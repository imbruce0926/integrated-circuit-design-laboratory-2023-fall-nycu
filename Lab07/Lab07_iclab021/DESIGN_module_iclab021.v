==> flow/design.v <==
module CLK_1_MODULE (
    clk,
    rst_n,
    in_valid,
    seed_in,
    out_idle,
    out_valid,
    seed_out,
    clk1_handshake_flag1,
    clk1_handshake_flag2,
    clk1_handshake_flag3,
    clk1_handshake_flag4
);
input clk;
input rst_n;
input in_valid;
input [31:0] seed_in;
input out_idle;
output reg out_valid;
output reg [31:0] seed_out;
input clk1_handshake_flag1;
input clk1_handshake_flag2;
output clk1_handshake_flag3;
output clk1_handshake_flag4;
always @(posedge clk or negedge rst_n) begin
    if(!rst_n)
        seed_out <= 0;
    else 
        seed_out <= (in_valid) ? seed_in : seed_out ;
end
always @(posedge clk or negedge rst_n) begin
    if(!rst_n)
        out_valid <= 0;
    else 
        out_valid <= in_valid ? 1 : 0 ;
end
endmodule
module CLK_2_MODULE (
    clk,
    rst_n,
    in_valid,
    fifo_full,
    seed,
    out_valid,
    rand_num,
    busy,
    handshake_clk2_flag1,
    handshake_clk2_flag2,
    handshake_clk2_flag3,
    handshake_clk2_flag4,
    clk2_fifo_flag1,
    clk2_fifo_flag2,
    clk2_fifo_flag3,
    clk2_fifo_flag4
);
input clk;
input rst_n;
input in_valid;
input fifo_full;
input [31:0] seed;
output out_valid;
output [31:0] rand_num;
output busy;
input handshake_clk2_flag1;
input handshake_clk2_flag2;
output handshake_clk2_flag3;
output handshake_clk2_flag4;
input clk2_fifo_flag1;
input clk2_fifo_flag2;  
output reg clk2_fifo_flag3;  
output clk2_fifo_flag4;
reg flag;
reg [31:0] seed_reg, seed_temp;
reg in_valid_d1, in_valid_d2, in_valid_d3;
reg [31:0] X1, X2, X3, X4;
reg [1:0] c_state, n_state;
parameter IDLE = 0;
parameter STALL = 1;
parameter OUTPUT = 2;
assign rand_num = X4;
reg [7:0] cnt_256;
NDFF_BUS_syn #(32) U0 (.D(seed), .Q(seed_temp), .clk(clk), .rst_n(rst_n));
always @(posedge clk or negedge rst_n) begin
    if(!rst_n)
        cnt_256 <= 0;
    else 
        cnt_256 <= c_state == OUTPUT ? cnt_256 + 1 : cnt_256 ;
end
always @(posedge clk or negedge rst_n) begin
    if(!rst_n)
        c_state <= IDLE;
    else 
        c_state <= n_state;
end
always @(*) begin
    n_state = c_state;
    case(c_state)
        IDLE: n_state = (in_valid_d3) ? OUTPUT : c_state ;
        STALL: n_state = (fifo_full) ? c_state : OUTPUT ;
        OUTPUT: n_state = (cnt_256 == 255) ? IDLE : STALL ;
    endcase
end
assign out_valid = (c_state == OUTPUT) && !fifo_full;  
always @(posedge clk or negedge rst_n) begin
    if(!rst_n)
        seed_reg <= 0;
    else 
        seed_reg <= (in_valid_d3) ? seed_temp : (c_state == OUTPUT) ? X4 : seed_reg;
end
always @(posedge clk or negedge rst_n) begin
    if(!rst_n) begin
        in_valid_d1 <= 0;
        in_valid_d2 <= 0;
        in_valid_d3 <= 0;
    end
    else begin
        in_valid_d1 <= in_valid;
        in_valid_d2 <= in_valid_d1;
        in_valid_d3 <= in_valid_d2;
    end
end
assign busy = in_valid & ~in_valid_d1;
always @(*) begin
    X1 = seed_reg;
    X2 = X1 ^ (X1 << 13);
    X3 = X2 ^ (X2 >> 17);
    X4 = X3 ^ (X3 << 5);
end
endmodule
module CLK_3_MODULE (
    clk,
    rst_n,
    fifo_empty,
    fifo_rdata,
    fifo_rinc,
    out_valid,
    rand_num,
    fifo_clk3_flag1,
    fifo_clk3_flag2,
    fifo_clk3_flag3,
    fifo_clk3_flag4
);
input clk;
input rst_n;
input fifo_empty;
input [31:0] fifo_rdata;
output fifo_rinc;
output reg out_valid;
output reg [31:0] rand_num;
input fifo_clk3_flag1;
input fifo_clk3_flag2;
output fifo_clk3_flag3;
output fifo_clk3_flag4;
parameter NOT_EMPT = 0;
parameter READ = 1;
parameter OUTPUT = 2;
reg [1:0] c_state, n_state;
assign fifo_rinc = c_state == READ && !fifo_empty;  
reg fifo_empty_d1, fifo_empty_d2;
always @(posedge clk or negedge rst_n) begin
    if(!rst_n) 
        c_state <= 0;
    else 
        c_state <= n_state;
end
always @(*) begin
    n_state = c_state;
    case(c_state)
        NOT_EMPT: 
            n_state = (fifo_empty) ? c_state : READ ;
        READ: 
            n_state = OUTPUT;
        OUTPUT: 
            n_state = (fifo_empty) ? NOT_EMPT : READ ;
    endcase
end
always @(posedge clk or negedge rst_n) begin
    if(!rst_n) 
        out_valid <= 0;
    else 
        out_valid <= (c_state == OUTPUT) ? 1 : 0 ;
end
always @(posedge clk or negedge rst_n) begin
    if(!rst_n) 
        rand_num <= 0;
    else 
        rand_num <= (c_state == OUTPUT) ? fifo_rdata : 0 ;
end
endmodule
# Step by step through the tools: CLK_3_MODULE
# The steps from the RTL of CLK_3_MODULE to its reports follow in flow order.
# Lines are those of the file above, counted from 1.
# Operators carry their Yosys type and port widths (W data, S select, Z words).
# Library cell names are shortened.
# The mark -- stands for no value.
[inputs]
top_module = "CLK_3_MODULE"
clock_port = "clk"
cell_library = "sky130hd"
pvt_corner = "tt_025C_1v80"

# Word-level counts
# Yosys after proc, flatten, opt, wreduce and memory -nomap, before mapping. Memory bits, and registers merged into a memory's read port (data or address), are not among the register bits. Print and check cells are not counted. Equal cells are merged and count once.
[op_classes]
n_eq = 3
mux = 5
reduce_logical = 5
[op_table]
columns = ["op", "n"]
rows = [
  ["$mux W32", 1],
  ["$pmux W2 S3", 1],
  ["$reduce_bool A3 Y1", 1],
  ["$eq A2 B1 Y1 const B", 1],
  ["$eq A2 B2 Y1 const B", 1],
  ["$ne A2 B2 Y1 const B", 1],
  ["$logic_not A2 Y1", 1],
  ["$reduce_and A2 Y1", 1],
  ["$mux W2", 1],
  ["$mux W1", 2],
  ["$logic_and A1 B1 Y1", 1],
  ["$logic_not A1 Y1", 1],
]
[bits]
register_bits = 35
input_bits = 37
out_inout_bits = 36

# Longest topological paths
# Longest topological path by Yosys (ltp), each cell counted once; first at word level (registers and memories cut), then after technology mapping (sequential cells cut; the memories' decode and read muxes count).
[depth]
word_depth = 3
abc_area = 0
depth_mapped = 5
mapped_depth_nobuf = 5

# Netlist
# Source: synth_stat.txt of the flow (Yosys; design flattened, memories mapped). It holds for the ABC_AREA given above (unset counts as 0); a run with the other value may have another netlist.
# Totals and module areas in this step are rounded.
[mapped]
stdcells = 88
yosys_area_um2 = 1230
ffs = 35
[by_type]
columns = ["cell_type", "n", "type_area_um2"]
rows = [
  ["dfrtp_1", 35, 875.84],
  ["and2_1", 32, 200.192],
  ["ha_1", 5, 62.56],
  ["buf_4", 2, 15.014],
  ["mux2_4", 1, 15.014],
  ["clkbuf_1", 3, 11.261],
  ["inv_1", 3, 11.261],
  ["a22o_1", 1, 8.758],
  ["a21o_1", 1, 7.507],
  ["nor2b_1", 1, 6.256],
  ["a21oi_1", 1, 5.005],
  ["o21ai_0", 1, 5.005],
  ["conb_1", 1, 3.754],
  ["nor2_1", 1, 3.754],
]

# Timing after synthesis
# OpenSTA on the mapped netlist: ideal clock, no wires. The path of least setup slack (recovery checks aside). Input and output delay are each 20% of the period. Register names are those of the netlist, which keeps one name where synthesis merged equal registers.
[synth_timing]
path_type = "register to register"
from = "register c_state[0]"
to = "register c_state[1]"
tclk_ps = 1640
setup_ps = 125
arrival_time_ps = 1261
required_ps = 1515
path_slack_ps = 254
delay_ps = 1386
driving_pins = 6
period_less_setup_slack_ps = 1386
# "delay_ps" is the arrival time less input delay plus setup time.
# "driving_pins": output pins that drive a net of the path, with the launching flip-flop's if there is one; two outputs of one cell count as two.
# "period_less_setup_slack_ps" = period - worst setup slack (recovery checks aside). The figure is calculated, with input and output delays left at 20% of the set period.
# The rows between start and end are the longest chain of elaborated cells between them; the timing report does not say that the signal goes this way. Where chains are equally long, one stands for them.
# A line is the first line of the expression or statement that the cell stems from. Yosys adds cells for indexed reads and writes and turns some case tables into memories.
[synth_via]
path_cell_list = "dfrtp_1 -> inv_1 -> ha_1 -> nor2_1 -> a21o_1 -> mux2_4"
elab_chain_cells = 3
cells_between = 7
[synth_rtl]
columns = ["element", "line_no", "source"]
rows = [
  ["start, declared", 157, "reg [1:0] c_state, n_state;"],
  ["start, assigned", 162, "c_state <= 0;"],
  ["start, assigned", 164, "c_state <= n_state;"],
  ["$logic_not A2 Y1", 168, "case(c_state)"],
  ["$ne A2 B2 Y1", "--", ""],
  ["$reduce_and A2 Y1", "--", ""],
  ["end, assigned", 162, ""],
  ["end, assigned", 164, ""],
  ["end, declared", 157, ""],
]

# Timing after layout
# From the final timing report of flow run 1: the path of least setup slack in the routed layout; clock arrival at registers is part of the times.
# The report prints the path's times to 10 ps; the period is as set.
[layout_timing]
path_type = "register to register"
from = "register c_state[0]"
to = "register c_state[1]"
tclk_ps = 947
setup_ps = 100
arrival_time_ps = 1660
required_ps = 1180
path_slack_ps = -490
driving_pins = 7
# The rows between start and end are the longest chain of elaborated cells between them; the timing report does not say that the signal goes this way. Where chains are equally long, one stands for them.
[layout_via]
path_cell_list = "dfrtp_1 -> buf_6 -> inv_4 -> ha_4 -> nor2_4 -> a21o_1 -> mux2_4"
elab_chain_cells = 3
cells_between = 7
[layout_rtl]
columns = ["element", "line_no", "source"]
rows = [
  ["start, declared", 157, "reg [1:0] c_state, n_state;"],
  ["start, assigned", 162, "c_state <= 0;"],
  ["start, assigned", 164, "c_state <= n_state;"],
  ["$logic_not A2 Y1", 168, "case(c_state)"],
  ["$ne A2 B2 Y1", "--", ""],
  ["$reduce_and A2 Y1", "--", ""],
  ["end, assigned", 162, ""],
  ["end, assigned", 164, ""],
  ["end, declared", 157, ""],
]

# Top module CLK_3_MODULE; platform sky130hd; tools Yosys and OpenROAD; 2 stored runs in no particular order. Input and output delays are each 20% of the period that was set; the output load is 0.01 pF.
# "achievedPeriod_ps": clock period set for the run, less the worst setup slack. It is reckoned from that one timing run; input and output delays stay at 20% of the period that was set.
# "worstPathTime_ps" means the part of the period allowed to the worst setup path (the constraints hold back 20% at inputs and 20% at outputs) less its slack; where the path has registers, the arrival times of their clocks count too.
# "final_power_w" is the tool's figure for a default switching activity; nothing was simulated.
# "worstPathTime_ps" is given in steps of 10 ps.
# Measured values are rounded.

[[run]]
name = "flow run 1"
[run.settings]
period_ns = 0.947
CAP_MARGIN = 20
CORE_MARGIN = 2
CORE_UTILIZATION = 40
SLEW_MARGIN = 20
[run.results]
synthArea_um2 = 1230
design_die_area_um2 = 3540
finish.stdcell_area_um2 = 2280
finalUtil_pct = 76.5
worstSetupSlack_ps = -486
final_setup_tns_ps = -15600
final_power_w = 0.00605
achievedPeriod_ps = 1433
worstPathTime_ps = 1430
worst_path_kind = "register to register"

[[run]]
name = "flow run 2"
[run.settings]
period_ns = 2.52
CORE_UTILIZATION = 69
PLACE_DENSITY_LB_ADDON = 0.21
CELL_PAD_IN_SITES_GLOBAL_PLACEMENT = 2
CELL_PAD_IN_SITES_DETAIL_PLACEMENT = 2
TNS_END_PERCENT = 45
GPL_TIMING_DRIVEN = 0
CTS_CLUSTER_DIAMETER = 81
CAP_MARGIN = 20
CORE_MARGIN = 2
SLEW_MARGIN = 20
[run.results]
outcome = "not finished: placement ended with error FLW-0024"
