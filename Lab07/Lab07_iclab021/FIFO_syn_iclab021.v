==> flow/design.v <==
module FIFO_syn #(parameter WIDTH=32, parameter WORDS=64) (
    wclk,
    rclk,
    rst_n,
    winc,
    wdata,
    wfull,
    rinc,
    rdata,
    rempty,
    clk2_fifo_flag1,
    clk2_fifo_flag2,
    clk2_fifo_flag3,
    clk2_fifo_flag4,
    fifo_clk3_flag1,
    fifo_clk3_flag2,
    fifo_clk3_flag3,
    fifo_clk3_flag4
);
input wclk, rclk;
input rst_n;
input winc;
input [WIDTH-1:0] wdata;
output wfull;  
input rinc;
output reg [WIDTH-1:0] rdata;
output rempty;  
input clk2_fifo_flag1;
input clk2_fifo_flag2;
output clk2_fifo_flag3;
output clk2_fifo_flag4;
input fifo_clk3_flag1;
input fifo_clk3_flag2;
output fifo_clk3_flag3;
output fifo_clk3_flag4;
wire [WIDTH-1:0] rdata_q;
wire [$clog2(WORDS)-1:0] waddr, raddr;
wire [$clog2(WORDS):0] wptr_rclk, rptr_wclk;
wire [$clog2(WORDS):0] wbin, rbin;
wire [$clog2(WORDS):0] wptr;  
wire [$clog2(WORDS):0] rptr;  
always @(posedge rclk) begin
    if (rinc)
        rdata <= rdata_q;
end
DUAL_64X32X1BM1 u_dual_sram (
    .CKA(wclk),
    .CKB(rclk),
    .WEAN(!winc),
    .WEBN(1'b1),
    .CSA(1'b1),
    .CSB(1'b1),
    .OEA(1'b1),
    .OEB(1'b1),
    .A0(waddr[0]),
    .A1(waddr[1]),
    .A2(waddr[2]),
    .A3(waddr[3]),
    .A4(waddr[4]),
    .A5(waddr[5]),
    .B0(raddr[0]),
    .B1(raddr[1]),
    .B2(raddr[2]),
    .B3(raddr[3]),
    .B4(raddr[4]),
    .B5(raddr[5]),
    .DIA0(wdata[0]),
    .DIA1(wdata[1]),
    .DIA2(wdata[2]),
    .DIA3(wdata[3]),
    .DIA4(wdata[4]),
    .DIA5(wdata[5]),
    .DIA6(wdata[6]),
    .DIA7(wdata[7]),
    .DIA8(wdata[8]),
    .DIA9(wdata[9]),
    .DIA10(wdata[10]),
    .DIA11(wdata[11]),
    .DIA12(wdata[12]),
    .DIA13(wdata[13]),
    .DIA14(wdata[14]),
    .DIA15(wdata[15]),
    .DIA16(wdata[16]),
    .DIA17(wdata[17]),
    .DIA18(wdata[18]),
    .DIA19(wdata[19]),
    .DIA20(wdata[20]),
    .DIA21(wdata[21]),
    .DIA22(wdata[22]),
    .DIA23(wdata[23]),
    .DIA24(wdata[24]),
    .DIA25(wdata[25]),
    .DIA26(wdata[26]),
    .DIA27(wdata[27]),
    .DIA28(wdata[28]),
    .DIA29(wdata[29]),
    .DIA30(wdata[30]),
    .DIA31(wdata[31]),
    .DIB0(1'b0),
    .DIB1(1'b0),
    .DIB2(1'b0),
    .DIB3(1'b0),
    .DIB4(1'b0),
    .DIB5(1'b0),
    .DIB6(1'b0),
    .DIB7(1'b0),
    .DIB8(1'b0),
    .DIB9(1'b0),
    .DIB10(1'b0),
    .DIB11(1'b0),
    .DIB12(1'b0),
    .DIB13(1'b0),
    .DIB14(1'b0),
    .DIB15(1'b0),
    .DIB16(1'b0),
    .DIB17(1'b0),
    .DIB18(1'b0),
    .DIB19(1'b0),
    .DIB20(1'b0),
    .DIB21(1'b0),
    .DIB22(1'b0),
    .DIB23(1'b0),
    .DIB24(1'b0),
    .DIB25(1'b0),
    .DIB26(1'b0),
    .DIB27(1'b0),
    .DIB28(1'b0),
    .DIB29(1'b0),
    .DIB30(1'b0),
    .DIB31(1'b0),
    .DOB0(rdata_q[0]),
    .DOB1(rdata_q[1]),
    .DOB2(rdata_q[2]),
    .DOB3(rdata_q[3]),
    .DOB4(rdata_q[4]),
    .DOB5(rdata_q[5]),
    .DOB6(rdata_q[6]),
    .DOB7(rdata_q[7]),
    .DOB8(rdata_q[8]),
    .DOB9(rdata_q[9]),
    .DOB10(rdata_q[10]),
    .DOB11(rdata_q[11]),
    .DOB12(rdata_q[12]),
    .DOB13(rdata_q[13]),
    .DOB14(rdata_q[14]),
    .DOB15(rdata_q[15]),
    .DOB16(rdata_q[16]),
    .DOB17(rdata_q[17]),
    .DOB18(rdata_q[18]),
    .DOB19(rdata_q[19]),
    .DOB20(rdata_q[20]),
    .DOB21(rdata_q[21]),
    .DOB22(rdata_q[22]),
    .DOB23(rdata_q[23]),
    .DOB24(rdata_q[24]),
    .DOB25(rdata_q[25]),
    .DOB26(rdata_q[26]),
    .DOB27(rdata_q[27]),
    .DOB28(rdata_q[28]),
    .DOB29(rdata_q[29]),
    .DOB30(rdata_q[30]),
    .DOB31(rdata_q[31])
);
wptr_full w0 (
    .wfull(wfull),
    .waddr(waddr),
    .wptr(wptr),
    .wbin(wbin),
    .rptr_wclk(rptr_wclk),
    .winc(winc),
    .wclk(wclk),
    .rst_n(rst_n),
    .clk2_fifo_flag3(clk2_fifo_flag3)
);
rptr_full r0 (
    .rempty(rempty),
    .raddr(raddr),
    .rptr(rptr),
    .rbin(rbin),
    .wptr_rclk(wptr_rclk),
    .rinc(rinc),
    .rclk(rclk),
    .rst_n(rst_n)
);
NDFF_BUS_syn #($clog2(WORDS) + 1) w_to_r (.D(wptr), .Q(wptr_rclk), .clk(rclk), .rst_n(rst_n));
NDFF_BUS_syn #($clog2(WORDS) + 1) r_to_w (.D(rptr), .Q(rptr_wclk), .clk(wclk), .rst_n(rst_n));
endmodule
module wptr_full #(parameter ADDR_SIZE = 6) (
    wfull,
    waddr,
    wptr,
    wbin,
    rptr_wclk,
    winc,
    wclk,
    rst_n,
    clk2_fifo_flag3
);
output reg wfull;
output [ADDR_SIZE-1:0] waddr;
output reg [ADDR_SIZE:0] wptr;
output reg [ADDR_SIZE:0] wbin;
input [ADDR_SIZE:0] rptr_wclk;
input winc, wclk, rst_n, clk2_fifo_flag3;
wire [ADDR_SIZE:0] wptr_nxt, wbin_nxt;
assign wbin_nxt = !wfull && winc ? wbin + 1 : wbin;
assign wptr_nxt = (wbin_nxt >> 1) ^ wbin_nxt;
always @(posedge wclk or negedge rst_n) begin
    if(!rst_n) 
        wbin <= 0;
    else 
        wbin <= wbin_nxt;
end
always @(posedge wclk or negedge rst_n) begin
    if(!rst_n) 
        wptr <= 0;
    else 
        wptr <= wptr_nxt;
end
assign waddr = wbin[ADDR_SIZE-1:0];
always @(posedge wclk or negedge rst_n) begin
    if(!rst_n)
        wfull <= 0;
    else begin
        if(~wptr_nxt[ADDR_SIZE] == rptr_wclk[ADDR_SIZE] && (wptr_nxt[ADDR_SIZE] ^ wptr_nxt[ADDR_SIZE-1]) == (rptr_wclk[ADDR_SIZE] ^ rptr_wclk[ADDR_SIZE-1]) && wptr_nxt[ADDR_SIZE-2:0] == rptr_wclk[ADDR_SIZE-2:0])
            wfull <= 1;
        else
            wfull <= 0;
    end
end
endmodule
module rptr_full #(parameter ADDR_SIZE = 6) (
    rempty,
    raddr,
    rptr,
    rbin,
    wptr_rclk,
    rinc,
    rclk,
    rst_n
);
output reg rempty;
output [ADDR_SIZE-1:0] raddr;
output reg [ADDR_SIZE:0] rptr;
output reg [ADDR_SIZE:0] rbin;
input [ADDR_SIZE:0] wptr_rclk;
input rinc, rclk, rst_n;
wire [ADDR_SIZE:0] rptr_nxt, rbin_nxt;
assign rbin_nxt = rinc ? rbin + 1 : rbin;
assign rptr_nxt = (rbin_nxt >> 1) ^ rbin_nxt;
always @(posedge rclk or negedge rst_n) begin
    if(!rst_n) 
        rbin <= 0;
    else 
        rbin <= rbin_nxt;
end
always @(posedge rclk or negedge rst_n) begin
    if(!rst_n) 
        rptr <= 0;
    else 
        rptr <= rptr_nxt;
end
assign raddr = rbin[ADDR_SIZE-1:0];
always @(posedge rclk or negedge rst_n) begin
    if(!rst_n)
        rempty <= 1;
    else begin
        if(rptr_nxt == wptr_rclk)
            rempty <= 1;
        else 
            rempty <= 0;
    end
end
endmodule
# Reports on wptr_full
# The steps from the RTL of wptr_full to its reports follow in flow order.
# Lines are those of the file above, counted from 1.
# Cell names lack the library's common part.
# Not given: -
dict set report setup {
  top {wptr_full}
  clock {wclk}
  lib {sky130hd}
  pvt_corner {tt_025C_1v80}
}

# Elaborated design
# Yosys after proc, flatten, opt, wreduce and memory -nomap, before mapping. Enables and synchronous resets that opt folds into registers are not counted as muxes. Memory bits, and registers merged into a memory's read port (data or address), are not among the register bits. Print and check cells are not counted. Equal cells are merged and count once.
dict set report word_totals {
  word_cells 17
  out_inout_bits 21
  regBits 15
}
dict set report classes {
  n_mux 2
  eq_ne 3
  bitwise 4
  reduce_logical 4
  addsub 1
}
# cell n
set ops {}
lappend ops {{bitwise XOR 6 x 7 -> 7 bit} 1}
lappend ops {{adder 7 x 1 -> 7 bit with constant B} 1}
lappend ops {{two-way mux 7 bit} 1}
lappend ops {{equality test 5 bit} 1}
lappend ops {{logical AND 1 bit} 3}
lappend ops {{equality test 1 bit} 2}
lappend ops {{bitwise XOR 1 bit} 2}
lappend ops {{NOT 1 bit} 1}
lappend ops {{logical NOT 1 bit} 1}
lappend ops {{two-way mux 1 bit} 1}

# Logic depth
# Yosys ltp: most cells in a row. Word level: on the elaborated netlist, between registers, memories and ports. Mapped: between sequential cells and ports; inverters and the memories' decode and read muxes count.
dict set report depth {
  word_depth 9
  abc_area 0
  mapped_depth 7
}

# Mapped cells and area
# Yosys stat after the flow's synthesis: flattened, memories mapped to cells. It holds for the ABC_AREA given above (unset counts as 0); a run with the other value may have another netlist.
dict set report synth_totals {
  buffers 10
  synth_area_um2 814.5
  sequential_area_um2 350.3
  mapped_cells 76
  flip_flops 14
}
# cell n
set by_type {}
lappend by_type {dfrtp_1 14}
lappend by_type {xnor2_1 11}
lappend by_type {xor2_1 7}
lappend by_type {buf_4 7}
lappend by_type {nor2_1 9}
lappend by_type {xor3_2 1}
lappend by_type {xor2_2 1}
lappend by_type {nand3b_1 2}
lappend by_type {o21ai_0 3}
lappend by_type {nor2b_4 1}
lappend by_type {a211oi_2 1}
lappend by_type {ha_1 1}
lappend by_type {buf_6 1}
lappend by_type {inv_1 3}
lappend by_type {and4b_1 1}
lappend by_type {mux2i_1 1}
lappend by_type {nand3_1 2}
lappend by_type {nand4b_1 1}
# Not listed: further types 8, cells in them 9.

# Path before layout
# OpenSTA on the mapped netlist: ideal clock, no wires. The path of least setup slack (recovery checks aside). Input and output delay are each 20% of the period. Register names are those of the netlist, which keeps one name where synthesis merged equal registers.
dict set report synth_path {
  path_type {register to register}
  startpoint {register wbin[0]}
  endpoint {register wfull}
  path_delay_ns 2.163
  path_stages 8
  period_ns 2.31
  t_required_ns 2.223
  slack_ns 0.148
  path_buffers 1
  t_arrival_ns 2.076
  launch_ns 0.000
  period_less_setup_slack_ns 2.162
}
# "path_delay_ns" = arrival - input delay + setup time.
# "path_stages": output pins that drive a net of the path, with the launching flip-flop's if there is one; two outputs of one cell count as two.
# "period_less_setup_slack_ns" is the clock period less the worst setup slack; recovery checks do not enter. This is arithmetic on one report: input and output delays are still those of the set period (20% each).
# At most two assigning lines are given for a register; there are more.
dict set report synth_via {
  path_cell_list {dfrtp_1 -> clkbuf_1 -> nand2_1 -> nor2_1 -> xor3_2 -> xor2_1 -> or4_1 -> a211oi_2}
}
# element line
set synth_rtl {}
lappend synth_rtl {{start, declared} 202} ;# output reg [ADDR_SIZE:0] wbin;
lappend synth_rtl {{start, assigned} 210} ;# wbin <= 0;
lappend synth_rtl {{start, assigned} 212} ;# wbin <= wbin_nxt;
lappend synth_rtl {{end, assigned} 223} ;# wfull <= 0;
lappend synth_rtl {{end, assigned} 226} ;# wfull <= 1;
lappend synth_rtl {{end, declared} 199} ;# output reg wfull;
# No chain of elaborated cells between the ends is given.
# Nets of the timed path that keep an RTL name, with a line that drives or declares them; the list need not be complete.
# signal line
set synth_named_nets {}
lappend synth_named_nets {wptr_nxt[2] 207} ;# assign wptr_nxt = (wbin_nxt >> 1) ^ wbin_nxt;

# Timing after layout
# Path of least setup slack in the final report of flow run 1 (OpenROAD, finished layout, wires in). Where an end is a register, its clock arrival counts in the times.
dict set report layout_path {
  path_type {input to register}
  startpoint {input port winc}
  endpoint {register wfull}
  input_delay_ns 0.54
  t_required_ns 2.85
  t_arrival_ns 2.58
  launch_ns 0.54
  period_ns 2.69
  path_stages 7
  slack_ns 0.26
  path_buffers 1
}
# At most two assigning lines are given for a register; there are more.
dict set report layout_via {
  path_cell_list {clkdlybuf4s50_1 -> nand3b_1 -> nor2_1 -> xor3_2 -> xor2_1 -> or4_1 -> a211oi_2}
}
# element line
set layout_rtl {}
lappend layout_rtl {{start, declared} 204} ;# input winc, wclk, rst_n, clk2_fifo_flag3;
lappend layout_rtl {{end, assigned} 223} ;# wfull <= 0;
lappend layout_rtl {{end, assigned} 226} ;# wfull <= 1;
lappend layout_rtl {{end, declared} 199} ;# output reg wfull;
# No chain of elaborated cells between the ends is given.
# Nets of the timed path that keep an RTL name, with a line that drives or declares them; the list need not be complete.
# signal line
set layout_named_nets {}
lappend layout_named_nets {wptr_nxt[2] 207} ;# assign wptr_nxt = (wbin_nxt >> 1) ^ wbin_nxt;

Appendix: measured runs

Top module wptr_full; platform sky130hd; tools Yosys and OpenROAD; 2 stored runs in no particular order. Input and output delays are each 20% of the period that was set; the output load is 0.01 pF.
By "achieved_period_ns" is meant the clock period of the run minus its worst setup slack. This is arithmetic on one report: input and output delays are still those of the set period (20% each).
By "power_uw" is meant OpenSTA's value without simulated activity: inputs other than the clock are taken to toggle once in ten clock periods, and the tool carries that through the logic.

[flow] flow run 1: files
==> flow/run.sh <==
#!/bin/bash
# the make line also repeats the synthesis and layout settings of config.mk as NAME=value (left out here)
make -C /OpenROAD-flow-scripts/flow DESIGN_CONFIG=/design/flow/config.mk WORK_HOME=/design/flow/orfs CLKGATE_MAP_FILE= finish
==> flow/config.mk <==
export PLATFORM = sky130hd
export DESIGN_NAME = wptr_full
export DESIGN_NICKNAME = wptr_full
export VERILOG_FILES = /design/flow/design.v
export SDC_FILE = /design/flow/constraint.sdc
export NUM_CORES = 4
export LEC_CHECK = 0
export CAP_MARGIN = 20
export CELL_PAD_IN_SITES_DETAIL_PLACEMENT = 2
export CORE_MARGIN = 2
export CORE_UTILIZATION = 20
export CTS_CLUSTER_SIZE = 10
export GPL_ROUTABILITY_DRIVEN = 1
export MAX_ROUTING_LAYER = met4
export MIN_ROUTING_LAYER = met1
export PLACE_DENSITY_LB_ADDON = 0.01
export SETUP_SLACK_MARGIN = 0.12
export SLEW_MARGIN = 15
export TNS_END_PERCENT = 25
==> flow/constraint.sdc <==
create_clock -name core_clock -period 2.69 [get_ports {wclk}]
set_input_delay 0.5380 -clock core_clock [delete_from_list [all_inputs] [get_ports {wclk}]]
set_output_delay 0.5380 -clock core_clock [all_outputs]
set_load 0.01 [all_outputs]

[flow] flow run 1: metrics
[metrics] synth_area_um2 = 814.5
[metrics] design_die_area_um2 = 4598.9
[metrics] final_cell_area_um2 = 1204.9
[metrics] util_frac = 0.303
[metrics] setup_worst_slack_ns = 0.263
[metrics] power_uw = 1506
[metrics] achieved_period_ns = 2.427

[flow] flow run 2: files
==> flow/run.sh <==
#!/bin/bash
# the make line also repeats the synthesis and layout settings of config.mk as NAME=value (left out here)
make -C /OpenROAD-flow-scripts/flow DESIGN_CONFIG=/design/flow/config.mk WORK_HOME=/design/flow/orfs CLKGATE_MAP_FILE= finish
==> flow/config.mk <==
export PLATFORM = sky130hd
export DESIGN_NAME = wptr_full
export DESIGN_NICKNAME = wptr_full
export VERILOG_FILES = /design/flow/design.v
export SDC_FILE = /design/flow/constraint.sdc
export NUM_CORES = 4
export LEC_CHECK = 0
export CAP_MARGIN = 20
export CELL_PAD_IN_SITES_GLOBAL_PLACEMENT = 3
export CORE_MARGIN = 2
export CORE_UTILIZATION = 41
export GPL_ROUTABILITY_DRIVEN = 0
export GPL_TIMING_DRIVEN = 0
export MAX_ROUTING_LAYER = met4
export PLACE_DENSITY_LB_ADDON = 0.12
export SETUP_SLACK_MARGIN = -0.16
export SLEW_MARGIN = 0
==> flow/constraint.sdc <==
create_clock -name core_clock -period 3.33 [get_ports {wclk}]
set_input_delay 0.6660 -clock core_clock [delete_from_list [all_inputs] [get_ports {wclk}]]
set_output_delay 0.6660 -clock core_clock [all_outputs]
set_load 0.01 [all_outputs]

[flow] flow run 2: incomplete, placement halted on FLW-0024
