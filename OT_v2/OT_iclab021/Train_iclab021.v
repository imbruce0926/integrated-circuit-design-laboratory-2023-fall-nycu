==> flow/design.v <==
module Train(
    clk,
    rst_n,
	in_valid,
	data,
    out_valid,
	result
);
input        clk;
input 	     in_valid;
input        rst_n;
input  [3:0] data;
output   reg out_valid;
output   reg result; 
parameter IDLE = 0;
parameter INPUT = 1;
parameter PUSH = 2;
parameter POP = 3;
parameter CHECK = 4;
parameter OUTPUT = 5;
reg [3:0] input_cnt;
reg [2:0] c_state, n_state;
reg [3:0] carNum;
reg [3:0] car_order [0:9];
reg [3:0] order_ptr;
reg [3:0] car_index;
reg [3:0] stack [0:9];
reg [3:0] top;
always @(posedge clk or negedge rst_n) begin
    if(!rst_n) begin 
        for(integer i = 0; i < 10; i = i + 1)
            stack[i] <= 0;
        car_index <= 1;
        top <= 0;
        order_ptr <= 0;
    end
    else begin
        if(n_state == IDLE) begin
            for(integer i = 0; i < 10; i = i + 1)
                stack[i] <= 0;
            car_index <= 1;
            top <= 0;
            order_ptr <= 0;
        end
        else if(c_state == PUSH) begin
                stack[top] <= car_index;
                car_index <= car_index + 1;
                top <= top + 1;
        end
        else if(c_state == POP) begin
                if(top == 0 || (top != 0 && stack[top-1] != car_order[order_ptr])) begin
                    order_ptr <= order_ptr;
                    top <= top;
                end
                else begin
                    order_ptr <= order_ptr + 1;
                    top <= top - 1;
                end
        end
    end 
end
always @(*) begin
    n_state = c_state;
    case (c_state)
        IDLE: begin
            if(in_valid == 1)
                n_state = INPUT;
        end
        INPUT: begin
            if(input_cnt == carNum)
                n_state = PUSH;
        end
        PUSH: begin
            if(car_index == car_order[order_ptr])
                n_state = POP;
            else if(car_index > car_order[order_ptr] || car_index > carNum)
                n_state = OUTPUT;
        end
        POP: begin
            if(top == 0) begin
                n_state = PUSH;
            end
            else begin
                if(stack[top-1] != car_order[order_ptr])
                    n_state = PUSH;
            end
        end
        OUTPUT: begin
            n_state = IDLE;
        end
    endcase
end
always @(posedge clk or negedge rst_n) begin
    if(!rst_n) begin
        result <= 0;
        out_valid <= 0;
    end
    else begin
        if(n_state != OUTPUT && c_state == OUTPUT) begin
            result <= 0;
            out_valid <= 0;
        end
        else if(n_state == OUTPUT) begin
            out_valid <= 1;
            if(car_index > carNum && top == 0)
                result <= 1;
            else if(car_index > car_order[order_ptr])
                result <= 0;
            else 
                result <= 0;
        end
    end 
end
always @(posedge clk or negedge rst_n) begin
    if(!rst_n) c_state <= IDLE;
    else c_state <= n_state;
end
always @(posedge clk or negedge rst_n) begin
    if(!rst_n)  
        carNum <= 0;
    else begin
        if(n_state == INPUT)
            if(input_cnt == 0)
                carNum <= data;
    end 
end
always @(posedge clk or negedge rst_n) begin
    if(!rst_n) begin 
        for(integer i = 0; i < 10; i = i + 1)
            car_order[i] <= 0;
    end
    else begin
        if(n_state == IDLE) begin
            for(integer i = 0; i < 10; i = i + 1)
                car_order[i] <= 0;
        end
        else 
        if(n_state == INPUT || c_state == INPUT)
            car_order[input_cnt-1] <= data;
    end 
end
always @(posedge clk or negedge rst_n) begin
    if(!rst_n) input_cnt <= 0;
    else begin
        if(n_state == IDLE) begin
            input_cnt <= 0;
        end
        else if(n_state == INPUT || c_state == INPUT)
            input_cnt <= input_cnt + 1;
    end 
end
endmodule
### Step by step through the tools: Train

The steps from the RTL of Train to its reports follow in flow order.
Lines are those of the file above, counted from 1.
Library cell names are shortened.
A cell with - has no value.

| set-up | value |
|---|---|
| top | Train |
| clock | clk |
| cell library | sky130hd |
| library corner | tt_025C_1v80 |

### After elaboration

Counts by Yosys on the flattened word-level netlist (proc, flatten, opt, wreduce). Print and check cells are left out. Cells with the same type and inputs are merged into one.

| storage and ports | value |
|---|---|
| output and inout bits | 2 |
| word-level cells | 247 |
| bits of input ports | 7 |
| register bits | 105 |

| cells by class | value |
|---|---|
| eq/ne operators | 50 |
| muxes and demuxes | 99 |
| order comparisons | 2 |
| add/sub/neg operators | 6 |
| reduce/logical cells | 62 |

Operators with widths:

| kind | number |
|---|---|
| 4-bit two-way mux | 85 |
| 4-bit case mux with 10-bit select | 2 |
| 4-bit by 3-bit equality test with 1-bit output (second input constant) | 16 |
| 2-bit nonzero test | 24 |
| 2-bit AND reduction | 22 |
| 4-bit by 2-bit equality test with 1-bit output (second input constant) | 8 |
| 4-bit equality test (second input constant) | 8 |
| 4-bit zero test | 5 |
| 3-bit two-way mux | 6 |
| 4-bit by 1-bit adder with 4-bit output (second input constant) | 4 |
| 4-bit by 1-bit equality test with 1-bit output (second input constant) | 4 |
| 3-bit case mux with 5-bit select | 1 |
| 4-bit by 1-bit subtractor with 4-bit output (second input constant) | 2 |
| 4-bit greater-than comparator | 2 |
| 4-bit equality test | 2 |
| 4-bit inequality test | 2 |
| 3-bit by 1-bit equality test with 1-bit output (second input constant) | 2 |
| 3-bit by 2-bit equality test with 1-bit output (second input constant) | 2 |
| 3-bit equality test (second input constant) | 2 |
| 3-bit zero test | 2 |
| 1-bit two-way mux | 5 |
| 4-bit nonzero test | 1 |
| 1-bit logical AND | 3 |
| 1-bit logical OR | 3 |
| 3-bit by 1-bit inequality test with 1-bit output (second input constant) | 1 |
| 3-bit inequality test (second input constant) | 1 |
| 3-bit AND reduction | 1 |
| 3-bit nonzero test | 1 |

Other operator kinds: 2; their cells: 2.

### Longest topological paths

Yosys ltp: most cells in a row. Word level: on the elaborated netlist, between registers, memories and ports. Mapped: between sequential cells and ports; inverters and the memories' decode and read muxes count.

| depth | value |
|---|---|
| depth in word-level cells | 20 |
| ABC_AREA | 0 |
| mapped depth | 15 |
| gate-level depth less buffers | 14 |

### After synthesis

Source: synth_stat.txt of the flow (Yosys; design flattened, memories mapped). It holds for the ABC_AREA given above (unset counts as 0); a run with the other value may have another netlist.

| mapped netlist | value |
|---|---|
| flip-flops | 107 |
| cell area after synthesis | 0.0061296 mm^2 |
| buffers | 49 |
| sequential area | 0.0026801 mm^2 |
| cells in the netlist | 668 |

Cell types:

| cell type | number | total area (um^2) |
|---|---|---|
| dfrtp_1 | 105 | 2627.52 |
| mux2i_1 | 36 | 360.346 |
| a21oi_1 | 65 | 325.312 |
| ha_1 | 26 | 325.312 |
| nand2_1 | 84 | 315.302 |
| nand3_1 | 61 | 305.293 |
| nor2_1 | 60 | 225.216 |
| clkbuf_1 | 37 | 138.883 |
| a22oi_1 | 12 | 90.086 |
| a221oi_1 | 10 | 87.584 |
| xor2_1 | 10 | 87.584 |
| inv_1 | 23 | 86.333 |
| o21ai_0 | 13 | 65.062 |
| mux2_2 | 5 | 56.304 |
| dfstp_2 | 2 | 52.55 |
| a22o_1 | 5 | 43.792 |
| nand4_1 | 7 | 43.792 |
| xnor2_1 | 5 | 43.792 |

Not listed: further types 54, cells in them 102.

### Path before layout

Source: OpenSTA report_checks on the synthesized netlist (no wires, ideal clock, input and output delay 20% of the period each), path of least setup slack; recovery checks are left aside. Register names are those of the netlist, which keeps one name where synthesis merged equal registers.

| timing path after synthesis | value |
|---|---|
| path type | flip-flop to flip-flop |
| from | register order_ptr[0] |
| to | register result |
| setup time | 125 ps |
| arrival time | 2978 ps |
| path slack | 2627 ps |
| required time | 5605 ps |
| path delay | 3103 ps |
| period | 5730 ps |
| path buffers | 1 |
| stages on the path | 16 |
| launch time at the first pin | 0 ps |
| period reached after synthesis | 3103 ps |

"path delay" = arrival - input delay + setup time.
"stages on the path" counts driving pins, that of a launching flip-flop among them; a cell with two outputs on the path counts twice.
"period reached after synthesis" = period - worst setup slack (recovery checks aside). The figure is calculated, with input and output delays left at 20% of the set period.
The rows between start and end are the longest chain of elaborated cells between them; the timing report does not say that the signal goes this way. Where chains are equally long, one stands for them.
Each line given opens the expression or statement behind the cell; cells for indexed reads and writes are added by Yosys, which also makes memories of some case tables.
At most two assigning lines are given for a register; there are more.

| on the way, after synthesis | value |
|---|---|
| cell sequence | dfrtp_1 > inv_1 > ha_1 > clkbuf_1 > o21ai_0 > a22oi_1 > o22ai_1 > a21oi_1 > ha_1 > nor2b_1 > o21a_1 > o21a_1 > o21ai_0 > a21oi_1 > nand3b_1 > mux2_2 |
| cells in the longest elaborated chain | 14 |
| elaborated cells on any way between the ends | 31 |
| classes of those cells | 1 x compare; 13 x eq/ne; 13 x mux; 4 x reduce/logical |

Ends and longest elaborated chain, after synthesis:

| element | RTL line | RTL |
|---|---|---|
| from (decl) | 25 | `reg [3:0] order_ptr;` |
| from (assign) | 52 | `order_ptr <= order_ptr;` |
| from (assign) | 56 | `order_ptr <= order_ptr + 1;` |
| 4-bit equality test | 74 | `if(car_index == car_order[order_ptr])` |
| 4-bit case mux with 10-bit select | 74 |  |
| 4-bit two-way mux | 64 | `case (c_state)` |
| 4-bit equality test | 74 |  |
| 4-bit two-way mux | 74 |  |
| 4-bit two-way mux | 64 |  |
| 4-bit greater-than comparator | 76 | `else if(car_index > car_order[order_ptr] \|\| car_index > carNum)` |
| 1-bit logical OR | 76 |  |
| 3-bit two-way mux | 76 |  |
| 3-bit two-way mux | 74 |  |
| 3-bit case mux with 5-bit select | 64 |  |
| 3-bit equality test | 103 | `else if(n_state == OUTPUT) begin` |
| 1-bit two-way mux | 103 |  |
| 1-bit two-way mux | 99 | `if(n_state != OUTPUT && c_state == OUTPUT) begin` |
| to (assign) | 95 | `result <= 0;` |
| to (assign) | 100 | `result <= 0;` |
| to (decl) | 14 | `output   reg result;` |

Nets of the timed path that keep an RTL name, with a line that drives or declares them; the list need not be complete.

Nets with RTL names, path after synthesis:

| net | RTL line |
|---|---|
| n_state[2] | 64 |

### Path in the finished layout

Path of least setup slack in the final report of job 1 (OpenROAD, finished layout, wires in). Where an end is a register, its clock arrival counts in the times.
The path's times are printed in steps of 10 ps; the period is the one set.

| timing path after layout | value |
|---|---|
| path type | flip-flop to flip-flop |
| from | register order_ptr[1] |
| to | register result |
| period | 2140 ps |
| path buffers | 2 |
| stages on the path | 15 |
| path slack | -1170 ps |
| setup time | 110 ps |
| launch time at the first pin | 370 ps |
| required time | 2400 ps |
| arrival time | 3560 ps |

The rows between start and end are the longest chain of elaborated cells between them; the timing report does not say that the signal goes this way. Where chains are equally long, one stands for them.
At most two assigning lines are given for a register; there are more.

| on the way, after layout | value |
|---|---|
| cell sequence | dfrtp_1 > buf_6 > ha_4 > buf_8 > a22o_1 > a221oi_1 > o22ai_1 > a21oi_2 > ha_1 > o21a_1 > o21a_1 > o21ai_2 > a21oi_2 > nand3b_1 > mux2_4 |
| cells in the longest elaborated chain | 14 |
| elaborated cells on any way between the ends | 31 |
| classes of those cells | 1 x compare; 13 x eq/ne; 13 x mux; 4 x reduce/logical |

Ends and longest elaborated chain, after layout:

| element | RTL line | RTL |
|---|---|---|
| from (decl) | 25 | `reg [3:0] order_ptr;` |
| from (assign) | 52 | `order_ptr <= order_ptr;` |
| from (assign) | 56 | `order_ptr <= order_ptr + 1;` |
| 4-bit equality test | 74 | `if(car_index == car_order[order_ptr])` |
| 4-bit case mux with 10-bit select | 74 |  |
| 4-bit two-way mux | 64 | `case (c_state)` |
| 4-bit equality test | 74 |  |
| 4-bit two-way mux | 74 |  |
| 4-bit two-way mux | 64 |  |
| 4-bit greater-than comparator | 76 | `else if(car_index > car_order[order_ptr] \|\| car_index > carNum)` |
| 1-bit logical OR | 76 |  |
| 3-bit two-way mux | 76 |  |
| 3-bit two-way mux | 74 |  |
| 3-bit case mux with 5-bit select | 64 |  |
| 3-bit equality test | 103 | `else if(n_state == OUTPUT) begin` |
| 1-bit two-way mux | 103 |  |
| 1-bit two-way mux | 99 | `if(n_state != OUTPUT && c_state == OUTPUT) begin` |
| to (assign) | 95 | `result <= 0;` |
| to (assign) | 100 | `result <= 0;` |
| to (decl) | 14 | `output   reg result;` |

Nets of the timed path that keep an RTL name, with a line that drives or declares them; the list need not be complete.

Nets with RTL names, path after layout:

| net | RTL line |
|---|---|
| n_state[2] | 64 |

Subject: Train on sky130hd, stored results

Hello all,

Measured results for Train: 2 stored runs of the Yosys and OpenROAD flow on sky130hd. The settings differ; the order carries no meaning. The constraints put input and output delay at 20% of the set period each and load the outputs with 0.01 pF.
"clock period reached": clock period set for the run, less the worst setup slack. It is reckoned from that one timing run; input and output delays stay at 20% of the period that was set.
"overall power" is the tool's figure for a default switching activity; nothing was simulated.
A setting shown as - is not set for that run.

| run name | period_ns | CORE_UTILIZATION | PLACE_DENSITY_LB_ADDON | TNS_END_PERCENT | GPL_TIMING_DRIVEN | CAP_MARGIN | MIN_ROUTING_LAYER | MAX_ROUTING_LAYER | CORE_MARGIN | SLEW_MARGIN | SETUP_SLACK_MARGIN | total negative setup slack (ps) | area of the synthesized netlist (mm^2) | setup slack of the worst path (ps) | clock period reached (ps) | total die area (mm^2) | overall power (mW) | utilization of the finished layout (%) |
|---|---|---|---|---|---|---|---|---|---|---|---|---|---|---|---|---|---|---|
| job 1 | 2.14 | 42 | 0.07 | 90 | 0 | 25 | met2 | met4 | 2 | 20 | - | -11459 | 0.0061296 | -1166 | 3306 | 0.0155763 | 10.081 | 55.9 |
| job 2 | 3.25 | 40 | - | - | - | 20 | - | - | 2 | 20 | 0.46 | 0 | 0.0061296 | 199 | 3051 | 0.0163303 | 5.189 | 47.0 |

Thanks
